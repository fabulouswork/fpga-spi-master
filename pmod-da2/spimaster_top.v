==> flow/design.v <==
module spimaster (
    input wire clk,
    input wire rst_n,
    input wire start,
    input wire [15:0] data_in,
    input wire [7:0] clk_div,
    output reg busy,
    output reg spi_cs_n,
    output reg spi_sclk,
    output reg spi_mosi
);
    localparam IDLE       = 2'b00;
    localparam TRANSFER   = 2'b01;
    localparam FINISH     = 2'b10;
    reg [1:0] state;
    reg [1:0] next_state;
    reg [15:0] shift_reg;
    reg [4:0] bit_count;       
    reg [7:0] clk_count;
    reg sclk_enable;
    reg sclk_internal;
    reg sclk_prev;             
    always @(posedge clk or negedge rst_n) begin
        if (!rst_n) begin
            clk_count <= 8'h0;
            sclk_internal <= 1'b0;
        end else if (sclk_enable) begin
            if (clk_count >= clk_div) begin
                clk_count <= 8'h0;
                sclk_internal <= ~sclk_internal;
            end else begin
                clk_count <= clk_count + 1'b1;
            end
        end else begin
            clk_count <= 8'h0;
            sclk_internal <= 1'b0;
        end
    end
    always @(posedge clk or negedge rst_n) begin
        if (!rst_n) begin
            state <= IDLE;
        end else begin
            state <= next_state;
        end
    end
    always @(*) begin
        next_state = state;
        case (state)
            IDLE: begin
                if (start) begin
                    next_state = TRANSFER;
                end
            end
            TRANSFER: begin
                if (bit_count == 5'd16 && sclk_internal == 1'b0 && clk_count == 8'h0) begin
                    next_state = FINISH;
                end
            end
            FINISH: begin
                next_state = IDLE;
            end
            default: begin
                next_state = IDLE;
            end
        endcase
    end
    always @(posedge clk or negedge rst_n) begin
        if (!rst_n) begin
            shift_reg <= 16'h0;
            bit_count <= 5'd0;
            busy <= 1'b0;
            spi_cs_n <= 1'b1;
            spi_sclk <= 1'b0;
            spi_mosi <= 1'b0;
            sclk_enable <= 1'b0;
            sclk_prev <= 1'b0;
        end else begin
            sclk_prev <= sclk_internal;
            case (state)
                IDLE: begin
                    busy <= 1'b0;
                    spi_cs_n <= 1'b1;
                    spi_sclk <= 1'b0;
                    spi_mosi <= 1'b0;
                    sclk_enable <= 1'b0;
                    bit_count <= 5'd0;
                    sclk_prev <= 1'b0;
                    if (start) begin
                        shift_reg <= data_in;
                        busy <= 1'b1;
                        spi_cs_n <= 1'b0;   
                    end
                end
                TRANSFER: begin
                    busy <= 1'b1;
                    spi_cs_n <= 1'b0;
                    sclk_enable <= 1'b1;
                    spi_sclk <= sclk_internal;
                    if (bit_count == 5'd0) begin
                        spi_mosi <= shift_reg[15];
                        shift_reg <= {shift_reg[14:0], 1'b0};
                        bit_count <= bit_count + 1'b1;
                    end
                    else if (sclk_prev == 1'b1 && sclk_internal == 1'b0) begin
                        if (bit_count < 5'd16) begin
                            spi_mosi <= shift_reg[15];
                            shift_reg <= {shift_reg[14:0], 1'b0};
                            bit_count <= bit_count + 1'b1;
                        end
                    end
                end
                FINISH: begin
                    busy <= 1'b0;
                    spi_cs_n <= 1'b1;   
                    spi_sclk <= 1'b0;
                    spi_mosi <= 1'b0;
                    sclk_enable <= 1'b0;
                    bit_count <= 5'd0;
                end
                default: begin
                    busy <= 1'b0;
                    spi_cs_n <= 1'b1;
                    spi_sclk <= 1'b0;
                    spi_mosi <= 1'b0;
                    sclk_enable <= 1'b0;
                    bit_count <= 5'd0;
                end
            endcase
        end
    end
endmodule
module spimaster_top (
    input wire clk,               
    input wire rst_btn,           
    input wire [1:0] mode_sw,     
    input wire start_btn,         
    input wire [3:0] clk_div_sw,  
    input wire [7:0] data_sw,     
    output wire led_busy,         
    output wire [1:0] led_mode,   
    output wire spi_cs_n,         
    output wire spi_sclk,         
    output wire spi_mosi          
);
    reg [19:0] debounce_counter;
    reg start_btn_sync, start_btn_prev;
    reg rst_btn_sync;
    wire start_pulse;
    wire rst_n;
    reg spi_start;
    reg [15:0] spi_data;
    wire spi_busy;
    reg [15:0] pattern_data;
    reg [23:0] auto_counter;      
    reg [11:0] ramp_value;        
    reg [7:0] sine_index;         
    always @(posedge clk) begin
        rst_btn_sync <= rst_btn;
    end
    assign rst_n = rst_btn_sync;
    always @(posedge clk or negedge rst_n) begin
        if (!rst_n) begin
            start_btn_sync <= 1'b0;
            start_btn_prev <= 1'b0;
            debounce_counter <= 20'd0;
        end else begin
            start_btn_prev <= start_btn_sync;
            if (start_btn != start_btn_sync) begin
                if (debounce_counter < 20'd999999) begin   
                    debounce_counter <= debounce_counter + 1'b1;
                end else begin
                    start_btn_sync <= start_btn;
                    debounce_counter <= 20'd0;
                end
            end else begin
                debounce_counter <= 20'd0;
            end
        end
    end
    assign start_pulse = (start_btn_sync && !start_btn_prev);
    always @(posedge clk or negedge rst_n) begin
        if (!rst_n) begin
            auto_counter <= 24'd0;
        end else if (mode_sw != 2'b00) begin   
            if (auto_counter >= 24'd8388607) begin   
                auto_counter <= 24'd0;
            end else begin
                auto_counter <= auto_counter + 1'b1;
            end
        end else begin
            auto_counter <= 24'd0;
        end
    end
    always @(posedge clk or negedge rst_n) begin
        if (!rst_n) begin
            ramp_value <= 12'd0;
        end else if (mode_sw == 2'b10 && auto_counter == 24'd0 && !spi_busy) begin
            ramp_value <= ramp_value + 12'd64;   
        end
    end
    always @(posedge clk or negedge rst_n) begin
        if (!rst_n) begin
            sine_index <= 8'd0;
        end else if (mode_sw == 2'b11 && auto_counter == 24'd0 && !spi_busy) begin
            sine_index <= sine_index + 8'd4;   
        end
    end
    function [11:0] sine_lookup;
        input [7:0] index;
        reg [5:0] table_index;
        begin
            table_index = index[7:2];   
            case (table_index)
                6'd0:  sine_lookup = 12'd2048;   
                6'd1:  sine_lookup = 12'd2448;
                6'd2:  sine_lookup = 12'd2831;
                6'd3:  sine_lookup = 12'd3185;
                6'd4:  sine_lookup = 12'd3495;
                6'd5:  sine_lookup = 12'd3750;
                6'd6:  sine_lookup = 12'd3939;
                6'd7:  sine_lookup = 12'd4056;
                6'd8:  sine_lookup = 12'd4095;   
                6'd9:  sine_lookup = 12'd4056;
                6'd10: sine_lookup = 12'd3939;
                6'd11: sine_lookup = 12'd3750;
                6'd12: sine_lookup = 12'd3495;
                6'd13: sine_lookup = 12'd3185;
                6'd14: sine_lookup = 12'd2831;
                6'd15: sine_lookup = 12'd2448;
                6'd16: sine_lookup = 12'd2048;   
                6'd17: sine_lookup = 12'd1648;
                6'd18: sine_lookup = 12'd1265;
                6'd19: sine_lookup = 12'd911;
                6'd20: sine_lookup = 12'd601;
                6'd21: sine_lookup = 12'd346;
                6'd22: sine_lookup = 12'd157;
                6'd23: sine_lookup = 12'd40;
                6'd24: sine_lookup = 12'd0;      
                6'd25: sine_lookup = 12'd40;
                6'd26: sine_lookup = 12'd157;
                6'd27: sine_lookup = 12'd346;
                6'd28: sine_lookup = 12'd601;
                6'd29: sine_lookup = 12'd911;
                6'd30: sine_lookup = 12'd1265;
                6'd31: sine_lookup = 12'd1648;
                default: sine_lookup = 12'd2048;   
            endcase
        end
    endfunction
    always @(*) begin
        case (mode_sw)
            2'b00: begin
                pattern_data = {8'h30, data_sw};   
            end
            2'b01: begin
                case (auto_counter[23:21])
                    3'd0: pattern_data = 16'h3000;   
                    3'd1: pattern_data = 16'h37FF;   
                    3'd2: pattern_data = 16'h3FFF;   
                    3'd3: pattern_data = 16'h3AAA;   
                    3'd4: pattern_data = 16'h3555;   
                    3'd5: pattern_data = 16'h3F0F;   
                    3'd6: pattern_data = 16'h30F0;   
                    3'd7: pattern_data = 16'h3FFF;   
                endcase
            end
            2'b10: begin
                pattern_data = {4'h3, ramp_value};   
            end
            2'b11: begin
                pattern_data = {4'h3, sine_lookup(sine_index)};
            end
            default: begin
                pattern_data = 16'h0000;
            end
        endcase
    end
    localparam CTRL_IDLE = 2'b00;
    localparam CTRL_START = 2'b01;
    localparam CTRL_WAIT = 2'b10;
    reg [1:0] ctrl_state;
    always @(posedge clk or negedge rst_n) begin
        if (!rst_n) begin
            ctrl_state <= CTRL_IDLE;
            spi_start <= 1'b0;
            spi_data <= 16'h0000;
        end else begin
            case (ctrl_state)
                CTRL_IDLE: begin
                    spi_start <= 1'b0;
                    if ((mode_sw == 2'b00 && start_pulse) ||
                        (mode_sw != 2'b00 && auto_counter == 24'd0 && !spi_busy)) begin
                        spi_data <= pattern_data;
                        ctrl_state <= CTRL_START;
                    end
                end
                CTRL_START: begin
                    spi_start <= 1'b1;
                    ctrl_state <= CTRL_WAIT;
                end
                CTRL_WAIT: begin
                    spi_start <= 1'b0;
                    if (!spi_busy) begin
                        ctrl_state <= CTRL_IDLE;
                    end
                end
                default: begin
                    ctrl_state <= CTRL_IDLE;
                    spi_start <= 1'b0;
                end
            endcase
        end
    end
    spimaster spi_inst (
        .clk(clk),
        .rst_n(rst_n),
        .start(spi_start),
        .data_in(spi_data),
        .clk_div({4'b0000, clk_div_sw}),   
        .busy(spi_busy),
        .spi_cs_n(spi_cs_n),
        .spi_sclk(spi_sclk),
        .spi_mosi(spi_mosi)
    );
    assign led_busy = spi_busy;
    assign led_mode = mode_sw;
endmodule
== Tool chain data of spimaster_top ==
What the tools print for spimaster_top, step after step.
Lines are those of the file above, counted from 1.
Operators: Yosys type, input widths -> output width; for muxes data width and select width s.
Library cell names are shortened.
Not given: -

* Design top: spimaster_top
* Clock: clk
* Cell library: sky130hd
* Library corner: tt_025C_1v80

== Elaborated design ==
Source: Yosys, flattened and elaborated, memories not mapped. Widths are those after wreduce. Registers that Yosys merges into a memory's read port (data or address) are not register bits. Print and check cells do not count. Equal cells are merged and count once.
Memory sizes are those after Yosys's memory passes, which may raise the word count (mostly to a power of two), join words into wider ones and drop unused or constant bits.

* Input bits: 17
* Memory cells: 2
* Register bits after elaboration: 124
* Memory bits (read-only): 480
* Elaborated cells: 115
* Output and inout port bits: 6

* Magnitude comparators: 4
* Muxes and demuxes: 37
* Add/subtract/negate cells: 6
* Reductions and logical operators: 28
* Equal/unequal tests: 15
* Bitwise logic cells: 2

{| class="wikitable"
|+ Memories
! memory !! depth !! bits a word !! rd ports !! wr ports !! RTL line !! RTL
|-
| (name not given) || 32 || 12 || 1 || 0 || 213 || <nowiki>case (table_index)</nowiki>
|-
| (name not given) || 8 || 12 || 1 || 0 || 256 || <nowiki>case (auto_counter[23:21])</nowiki>
|}

{| class="wikitable"
|+ Operator list
! cell !! number
|-
| $pmux 16 s4 || 1
|-
| $mux 16 || 4
|-
| $mux 24 || 2
|-
| $mux 20 || 2
|-
| $pmux 16 s2 || 1
|-
| $add 24x1->24 const B || 1
|-
| $ge 24x23->1 const B || 1
|-
| $logic_not 24->1 || 1
|-
| $add 20x1->20 const B || 1
|-
| $lt 20x20->1 const B || 1
|-
| $mux 5 || 4
|-
| $mux 8 || 2
|-
| $add 12x7->12 const B || 1
|-
| $mux 12 || 1
|-
| $mux 1 || 12
|-
| $logic_and 1x1->1 || 11
|-
| $reduce_and 2->1 || 5
|-
| $ne 2x2->1 const B || 4
|-
| $add 8x1->8 const B || 1
|-
| $add 8x3->8 const B || 1
|-
| $ge 8x4->1 || 1
|-
| $logic_not 8->1 || 1
|-
| $mux 2 || 4
|-
| $eq 2x1->1 const B || 3
|-
| $eq 2x2->1 const B || 3
|-
| $logic_not 2->1 || 3
|-
| $ne 3x1->1 const B || 2
|-
| $pmux 2 s3 || 1
|}

Other operator kinds: 13; their cells: 17.

== Depth ==
Depth = most cells in a row (Yosys ltp): at word level without a register or memory, in the mapped netlist without a sequential cell, where the memories' decode and read muxes count.

* Word-level depth: 6
* ABC_AREA: 0
* Mapped depth: 10
* Mapped depth without buffers: 9

== Mapped cells and area ==
Yosys stat after the flow's synthesis: flattened, memories mapped to cells. It holds for the ABC_AREA given above (unset counts as 0); a run with the other value may have another netlist.
The area totals of this step are shown rounded.

{| class="wikitable"
|+ Cell types
! type !! number !! area in all (µm²)
|-
| dfrtp_1 || 111 || 2.78E+03
|-
| nor2_1 || 97 || 364.099
|-
| ha_1 || 25 || 312.8
|-
| xnor2_1 || 33 || 289.027
|-
| mux2i_1 || 20 || 200.192
|-
| xor2_1 || 21 || 183.926
|-
| a21oi_1 || 34 || 170.163
|-
| nand2_1 || 40 || 150.144
|-
| inv_1 || 38 || 142.637
|-
| o21ai_0 || 23 || 115.11
|-
| mux4_2 || 4 || 90.086
|-
| nand3_1 || 18 || 90.086
|-
| nand4_1 || 14 || 87.584
|-
| dfstp_2 || 3 || 78.826
|-
| clkbuf_1 || 17 || 63.811
|-
| and3_1 || 10 || 62.56
|-
| nor2b_1 || 8 || 50.048
|-
| nor3_2 || 4 || 40.038
|}

Not listed: further types 53, cells in them 124.

* Sequential area: 2880 µm²
* Cell area after synthesis: 6250 µm²
* Mapped cells: 644
* Flip-flop cells: 115
* Buffer cells: 33

By module: a second synthesis without flattening, with its own total; a netlist apart from the flattened one above.

* Cells (unflattened synthesis): 686
* Area total of the unflattened synthesis: 6560 µm²

Each row is one instance without its submodules.

{| class="wikitable"
|+ By module
! module !! sequential area (µm²) !! cells !! instances !! area (µm²)
|-
| spimaster_top || 1900 || 495 || 1 || 4530
|-
| spimaster || 978 || 191 || 1 || 2030
|}

== Timing after synthesis ==
OpenSTA on the mapped netlist: ideal clock, no wires. The path of least setup slack (recovery checks aside). Input and output delay are each 20% of the period. Register names are those of the netlist, which keeps one name where synthesis merged equal registers.

* Path kind: reg-to-reg
* Start point: reg sine_index[2]
* End point: reg spi_data[7]
* Arrival: 2.172 ns
* Clock period: 2.81 ns
* Setup time: 0.128 ns
* Slack: 0.511 ns
* Path delay: 2.300 ns
* Stages on the path: 9
* Buffers on the path: 1
* Required time: 2.682 ns
* Time at the first pin: 0.000 ns
* Synthesis period reached: 2.299 ns

"path delay" is the arrival time less input delay plus setup time.
"stages on the path" counts driving pins, that of a launching flip-flop among them; a cell with two outputs on the path counts twice.
"synthesis period reached" is the clock period less the worst setup slack; recovery checks do not enter. This is arithmetic on one report: input and output delays are still those of the set period (20% each).
The rows between start and end are the longest chain of elaborated cells between them; the timing report does not say that the signal goes this way. Where chains are equally long, one stands for them.
A line is the first line of the expression or statement that the cell stems from. Yosys adds cells for indexed reads and writes and turns some case tables into memories.
A memory read counts as a cell of the chain, while the word-level depth stops at memories.

* Path through: dfrtp_1 > clkbuf_1 > inv_1 > ha_1 > inv_1 > a21oi_1 > mux4_2 > a221oi_1 > o2bb2ai_1
* Length of the longest elaborated chain: 3
* Elaborated cells between the ends (all ways): 3
* RTL lines with such cells: 2
* Classes of those cells: mux: 2; memory: 1

{| class="wikitable"
|+ Ends and longest elaborated chain, post-synthesis
! what !! RTL line !! RTL
|-
| start, declared || 156 || <nowiki>reg [7:0] sine_index;</nowiki>
|-
| start, assigned || 203 || <nowiki>sine_index <= 8'd0;</nowiki>
|-
| start, assigned || 205 || <nowiki>sine_index <= sine_index + 8'd4;</nowiki>
|-
| $mem_v2 32x12 || 213 || <nowiki>case (table_index)</nowiki>
|-
| $mux 12 || 213 ||
|-
| $pmux 16 s4 || 251 || <nowiki>case (mode_sw)</nowiki>
|-
| end, assigned || 286 || <nowiki>spi_data <= 16'h0000;</nowiki>
|-
| end, assigned || 293 || <nowiki>spi_data <= pattern_data;</nowiki>
|-
| end, declared || 151 || <nowiki>reg [15:0] spi_data;</nowiki>
|}

== Worst path after layout ==
Path of least setup slack in the final report of record 1 (OpenROAD, finished layout, wires in). Where an end is a register, its clock arrival counts in the times.

* Path kind: input-to-output
* Start point: in mode_sw[1]
* End point: out led_mode[1]
* Arrival: 1.98 ns
* Output delay: 0.60 ns
* Slack: 0.42 ns
* Input delay: 0.60 ns
* Required time: 2.40 ns
* Time at the first pin: 0.60 ns
* Clock period: 3.0 ns
* Buffers on the path: 2
* Stages on the path: 2

* Path through: clkdlybuf4s50_1 > clkdlybuf4s50_1
* Length of the longest elaborated chain: 0
* Elaborated cells between the ends (all ways): 0
* RTL lines with such cells: 0

{| class="wikitable"
|+ Ends and longest elaborated chain, after layout
! what !! RTL line !! RTL
|-
| start, declared || 135 || <nowiki>input wire [1:0] mode_sw,</nowiki>
|-
| end, declared || 140 || <nowiki>output wire [1:0] led_mode,</nowiki>
|}

Subject: spimaster_top on sky130hd, stored results

Hello all,

Stored flow runs of spimaster_top (2 of them; Yosys, OpenROAD, sky130hd). They differ in their settings and are not a sequence. Constraints: input delay and output delay 20% of the set period each, output load 0.01 pF.
"achieved clock period": clock period set for the run, less the worst setup slack. It is reckoned from that one timing run; input and output delays stay at 20% of the period that was set.
"worst setup path time": the worst setup path's part of the clock period (all of it between registers, 20% less for each end at a port) less its slack. A launch clock that arrives late makes it longer, a capture clock that arrives late makes it shorter.
"power": no workload was simulated; the value follows from the tool's default switching activity.
The results are shown rounded.

Record 1
==> flow/run.sh <==
#!/bin/bash
# the make line also repeats the synthesis and layout settings of config.mk as NAME=value (left out here)
make -C /OpenROAD-flow-scripts/flow DESIGN_CONFIG=/design/flow/config.mk WORK_HOME=/design/flow/orfs CLKGATE_MAP_FILE= finish
==> flow/config.mk <==
export PLATFORM = sky130hd
export DESIGN_NAME = spimaster_top
export DESIGN_NICKNAME = spimaster_top
export VERILOG_FILES = /design/flow/design.v
export SDC_FILE = /design/flow/constraint.sdc
export NUM_CORES = 4
export LEC_CHECK = 0
export ABC_AREA = 0
export CAP_MARGIN = 15
export CORE_MARGIN = 2
export CORE_UTILIZATION = 23
export MAX_ROUTING_LAYER = met5
export MIN_ROUTING_LAYER = met1
export PLACE_DENSITY_LB_ADDON = 0.17
export SETUP_SLACK_MARGIN = -0.09
export SLEW_MARGIN = 20
export TNS_END_PERCENT = 85
==> flow/constraint.sdc <==
create_clock -name core_clock -period 3.0 [get_ports {clk}]
set_input_delay 0.6000 -clock core_clock [delete_from_list [all_inputs] [get_ports {clk}]]
set_output_delay 0.6000 -clock core_clock [all_outputs]
set_load 0.01 [all_outputs]

==> results of record 1 <==
chip area after synthesis (Yosys): 6250 µm²
die area: 28500 µm²
standard-cell area of the final layout: 7420 µm²
utilization: 0.277
worst setup slack after layout: 0.423 ns
total negative slack: 0.000 ns
power: 5060 µW
achieved clock period: 2.577 ns
worst setup path time: 1.38 ns
worst setup path kind: input-to-output

Record 2
==> flow/run.sh <==
#!/bin/bash
# the make line also repeats the synthesis and layout settings of config.mk as NAME=value (left out here)
make -C /OpenROAD-flow-scripts/flow DESIGN_CONFIG=/design/flow/config.mk WORK_HOME=/design/flow/orfs CLKGATE_MAP_FILE= finish
==> flow/config.mk <==
export PLATFORM = sky130hd
export DESIGN_NAME = spimaster_top
export DESIGN_NICKNAME = spimaster_top
export VERILOG_FILES = /design/flow/design.v
export SDC_FILE = /design/flow/constraint.sdc
export NUM_CORES = 4
export LEC_CHECK = 0
export ABC_AREA = 0
export CAP_MARGIN = 20
export CELL_PAD_IN_SITES_DETAIL_PLACEMENT = 1
export CORE_MARGIN = 8
export CORE_UTILIZATION = 23
export CTS_CLUSTER_SIZE = 95
export HOLD_SLACK_MARGIN = 0.22
export MIN_ROUTING_LAYER = met2
export PLACE_DENSITY_LB_ADDON = 0.29
export SLEW_MARGIN = 20
==> flow/constraint.sdc <==
create_clock -name core_clock -period 3.74 [get_ports {clk}]
set_input_delay 0.7480 -clock core_clock [delete_from_list [all_inputs] [get_ports {clk}]]
set_output_delay 0.7480 -clock core_clock [all_outputs]
set_load 0.01 [all_outputs]

==> results of record 2 <==
chip area after synthesis (Yosys): 6250 µm²
die area: 32700 µm²
standard-cell area of the final layout: 7420 µm²
utilization: 0.277
worst setup slack after layout: 0.632 ns
total negative slack: 0.000 ns
power: 4220 µW
achieved clock period: 3.108 ns
worst setup path time: 1.61 ns
worst setup path kind: input-to-output

Thanks
